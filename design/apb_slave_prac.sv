==> flow/design.v <==
module apb_slave_prac #(
  parameter ADDR_WIDTH = 32,
  parameter DATA_WIDTH = 32
)(
  input  logic                 PCLK,
  input  logic                 PRESETn,
  input  logic [ADDR_WIDTH-1:0] PADDR,
  input  logic                 PSELx,
  input  logic                 PENABLE,
  input  logic                 PWRITE,
  input  logic [DATA_WIDTH-1:0] PWDATA,
  input  logic [3:0]           PSTRB,
  output logic [DATA_WIDTH-1:0] PRDATA,
  output logic                 PREADY,
  output logic                 PSLVERR
);
  logic [31:0] ctrl_reg;
  logic [31:0] status_reg;    
  logic [31:0] config_reg;
  logic [31:0] data_reg;
  logic wr_en, rd_en;
  logic [31:0] wdata_masked;
  assign PREADY  = 1'b1;
  assign PSLVERR = 1'b0;
  assign wr_en = PSELx && PENABLE && PWRITE;
  assign rd_en = PSELx && !PWRITE;
  always_comb begin
    wdata_masked = PWDATA;
    if (!PSTRB[0]) wdata_masked[7:0]   = ctrl_reg[7:0];
    if (!PSTRB[1]) wdata_masked[15:8]  = ctrl_reg[15:8];
    if (!PSTRB[2]) wdata_masked[23:16] = ctrl_reg[23:16];
    if (!PSTRB[3]) wdata_masked[31:24] = ctrl_reg[31:24];
  end
  always_ff @(posedge PCLK or negedge PRESETn) begin
    if (!PRESETn) begin
      ctrl_reg   <= 32'h0000_0000;
      config_reg <= 32'h0000_0000;
      data_reg   <= 32'h0000_0000;
    end else if (wr_en) begin
      case (PADDR[7:2])  
        6'h00: begin
          ctrl_reg[0]   <= wdata_masked[0];
          ctrl_reg[2:1] <= wdata_masked[2:1];
        end
        6'h02: begin
          config_reg[7:0]   <= wdata_masked[7:0];
          config_reg[15:8]  <= wdata_masked[15:8];
        end
        6'h03: begin
          data_reg <= wdata_masked;
        end
        default: ;  
      endcase
    end
  end
  always_comb begin
    PRDATA = 32'h0000_0000;
    case (PADDR[7:2])
      6'h00: PRDATA = ctrl_reg;
      6'h01: PRDATA = status_reg;    
      6'h02: PRDATA = config_reg;
      6'h03: PRDATA = data_reg;
      default: PRDATA = 32'hDEAD_BEEF;
    endcase
  end
  always_ff @(posedge PCLK or negedge PRESETn) begin
    if (!PRESETn) begin
      status_reg[0] <= 1'b0;  
      status_reg[1] <= 1'b0;  
    end else begin
      status_reg[0] <= '0;                  
      status_reg[1] <= (ctrl_reg[2:1] == 2'b00);     
    end
  end
endmodule
# [Tool chain data of apb_slave_prac]
# Tool output for the design above, in the order of the flow.
# Lines are those of the file above, counted from 1.
# Operators carry their Yosys type and port widths (W data, S select, Z words).
# Library cell names are shortened.
# A cell with - has no value.
[inputs] design="apb_slave_prac" clk_port="PCLK" cell_library="sky130hd" lib_corner="tt_025C_1v80"

# [After elaboration]
# Yosys after proc, flatten, opt, wreduce and memory -nomap, before mapping. Enables and synchronous resets that opt folds into registers are not counted as muxes. Memory bits, and registers merged into a memory's read port (data or address), are not among the register bits. Print and check cells are not counted. Equal cells are merged and count once.
[bits] clocked_rd_ports_x_width=0 register_bits=52 wordCells=21 latchBits=0 in_bits=73 mem_bits_rw=0 mem_count=0 mem_bits_ro=0 output_inout_bits=34
[classes] n_mux=5 div=0 compare=0 multipliers=0 n_logic=0 reduce_and_logical=7 n_eq=3 n_shift=0 addsub=0
[op_table] cell="$pmux W32 S4" count=1
[op_table] cell="$mux W8" count=4
[op_table] cell="$eq A6 B2 Y1 const B" count=2
[op_table] cell="$reduce_and A2 Y1" count=3
[op_table] cell="$eq A6 B1 Y1 const B" count=1
[op_table] cell="$logic_not A6 Y1" count=1
[op_table] cell="$logic_and A1 B1 Y1" count=2
[op_table] cell="$logic_not A2 Y1" count=1

# [Longest topological paths]
# Depth = most cells in a row (Yosys ltp): at word level without a register or memory, in the mapped netlist without a sequential cell, where the memories' decode and read muxes count.
[depth] ltp_word=3 ABC_AREA=0 ltp_mapped=5 ltp_nobuf=3

# [After synthesis]
# The flow's flattened synthesis, as Yosys stat reports it; memories are mapped. The netlist is that of the ABC_AREA named above (0 if unset); the other value can give another one.
# Totals and module areas in this step are rounded.
[synth_totals] stdcells=221 sequential_area_um2=1300 ffs=52 mapped_area_um2=2570 n_buf=15
[types] cell_type="dfrtp_1" count=52 type_area_um2=1.3E+03
[types] cell_type="mux2_2" count=36 type_area_um2=405.389
[types] cell_type="mux2i_1" count=22 type_area_um2=220.211
[types] cell_type="a221o_1" count=9 type_area_um2=90.086
[types] cell_type="and2_1" count=14 type_area_um2=87.584
[types] cell_type="o21ai_0" count=14 type_area_um2=70.067
[types] cell_type="nand2_1" count=18 type_area_um2=67.565
[types] cell_type="inv_1" count=17 type_area_um2=63.811
[types] cell_type="nor3_1" count=5 type_area_um2=25.024
[types] cell_type="buf_4" count=3 type_area_um2=22.522
[types] cell_type="buf_6" count=2 type_area_um2=22.522
[types] cell_type="mux2_1" count=2 type_area_um2=22.522
[types] cell_type="mux4_2" count=1 type_area_um2=22.522
[types] cell_type="or4_4" count=2 type_area_um2=22.522
[types] cell_type="nor4_4" count=1 type_area_um2=21.27
[types] cell_type="clkbuf_1" count=5 type_area_um2=18.768
[types] cell_type="nor2_1" count=5 type_area_um2=18.768
[types] cell_type="nor3_4" count=1 type_area_um2=16.266
# Not listed: further types 7, cells in them 12.

# [Timing after synthesis]
# Path of least setup slack by OpenSTA after synthesis, without wires, with an ideal clock, recovery checks aside; 20% of the period is set as input and as output delay. Where synthesis merged equal registers, the netlist keeps one of their names.
[synth_timing] path_type="in2out" from="input PADDR[7]" to="output PRDATA[17]" launch_ns=0.584 n_path_buf=2 driving_pins=4 input_delay_ns=0.584 clock_period_ns=2.92 arrival_ns=1.751 output_delay_ns=0.584 delay_ns=1.167 t_required_ns=2.336 path_slack_ns=0.585 synth_period_reached_ns=2.335
# "delay_ns" = arrival - input delay + setup time.
# At an output port there is no setup time.
# "driving_pins" counts driving pins, that of a launching flip-flop among them; a cell with two outputs on the path counts twice.
# "synth_period_reached_ns" = period - worst setup slack (recovery checks aside). The figure is calculated, with input and output delays left at 20% of the set period.
# The rows between start and end are the longest chain of elaborated cells between them; the timing report does not say that the signal goes this way. Where chains are equally long, one stands for them.
# Each line given opens the expression or statement behind the cell; cells for indexed reads and writes are added by Yosys, which also makes memories of some case tables.
[synth_via] cell_sequence="or4_4 -> buf_6 -> clkbuf_1 -> nor3_1" elab_chain_len=2 cone_cells=5 cone_classes="eq/ne (3); mux (1); reduce/logical (1)"
[synth_rtl] item="from (decl)" line_no=7 text="input  logic [ADDR_WIDTH-1:0] PADDR,"
[synth_rtl] item="$eq A6 B2 Y1" line_no=58 text="case (PADDR[7:2])"
[synth_rtl] item="$pmux W32 S4" line_no=58
[synth_rtl] item="to (decl)" line_no=13 text="output logic [DATA_WIDTH-1:0] PRDATA,"

# [Path in the finished layout]
# From the final timing report of entry A: the path of least setup slack in the routed layout; clock arrival at registers is part of the times.
[layout_timing] path_type="in2out" from="input PADDR[3]" to="output PRDATA[7]" arrival_ns=2.02 n_path_buf=4 input_delay_ns=0.52 output_delay_ns=0.52 path_slack_ns=0.07 driving_pins=6 clock_period_ns=2.61 launch_ns=0.52 t_required_ns=2.09
# The rows between start and end are the longest chain of elaborated cells between them; the timing report does not say that the signal goes this way. Where chains are equally long, one stands for them.
[layout_via] cell_sequence="clkdlybuf4s50_1 -> buf_4 -> and2_1 -> buf_12 -> a221o_1 -> clkdlybuf4s15_1" elab_chain_len=2 cone_cells=5 cone_classes="eq/ne (3); mux (1); reduce/logical (1)"
[layout_rtl] item="from (decl)" line_no=7 text="input  logic [ADDR_WIDTH-1:0] PADDR,"
[layout_rtl] item="$eq A6 B2 Y1" line_no=58 text="case (PADDR[7:2])"
[layout_rtl] item="$pmux W32 S4" line_no=58
[layout_rtl] item="to (decl)" line_no=13 text="output logic [DATA_WIDTH-1:0] PRDATA,"

# Below are 2 stored runs of the flow (Yosys, OpenROAD; platform sky130hd) on apb_slave_prac, each with its settings and what was measured, unordered. Constraints: input delay and output delay 20% of the set period each, output load 0.01 pF.
# "clock_period_reached_ns" means the clock period less the worst setup slack. The figure is calculated, with input and output delays left at 20% of the set period.
# Results are given in rounded form.
run="entry A" settings period_ns=2.61 CAP_MARGIN=20 CORE_MARGIN=2 CORE_UTILIZATION=40 SLEW_MARGIN=20
run="entry A" results finish.stdcell_area_um2=3690 layout_utilization_frac=0.588 dieArea_um2=7100 clock_period_reached_ns=2.544 yosys_chip_area_um2=2570 total_negative_slack_ns=0.000 ws_setup_ns=0.066
run="entry B" settings period_ns=2.29 CORE_UTILIZATION=70 SETUP_SLACK_MARGIN=0.08 PLACE_DENSITY=0.65 CELL_PAD_IN_SITES_GLOBAL_PLACEMENT=2 GPL_ROUTABILITY_DRIVEN=1 CTS_CLUSTER_DIAMETER=271 CAP_MARGIN=35 CORE_MARGIN=2 SLEW_MARGIN=20
run="entry B" outcome="not finished: placement ended with error GPL-0301"
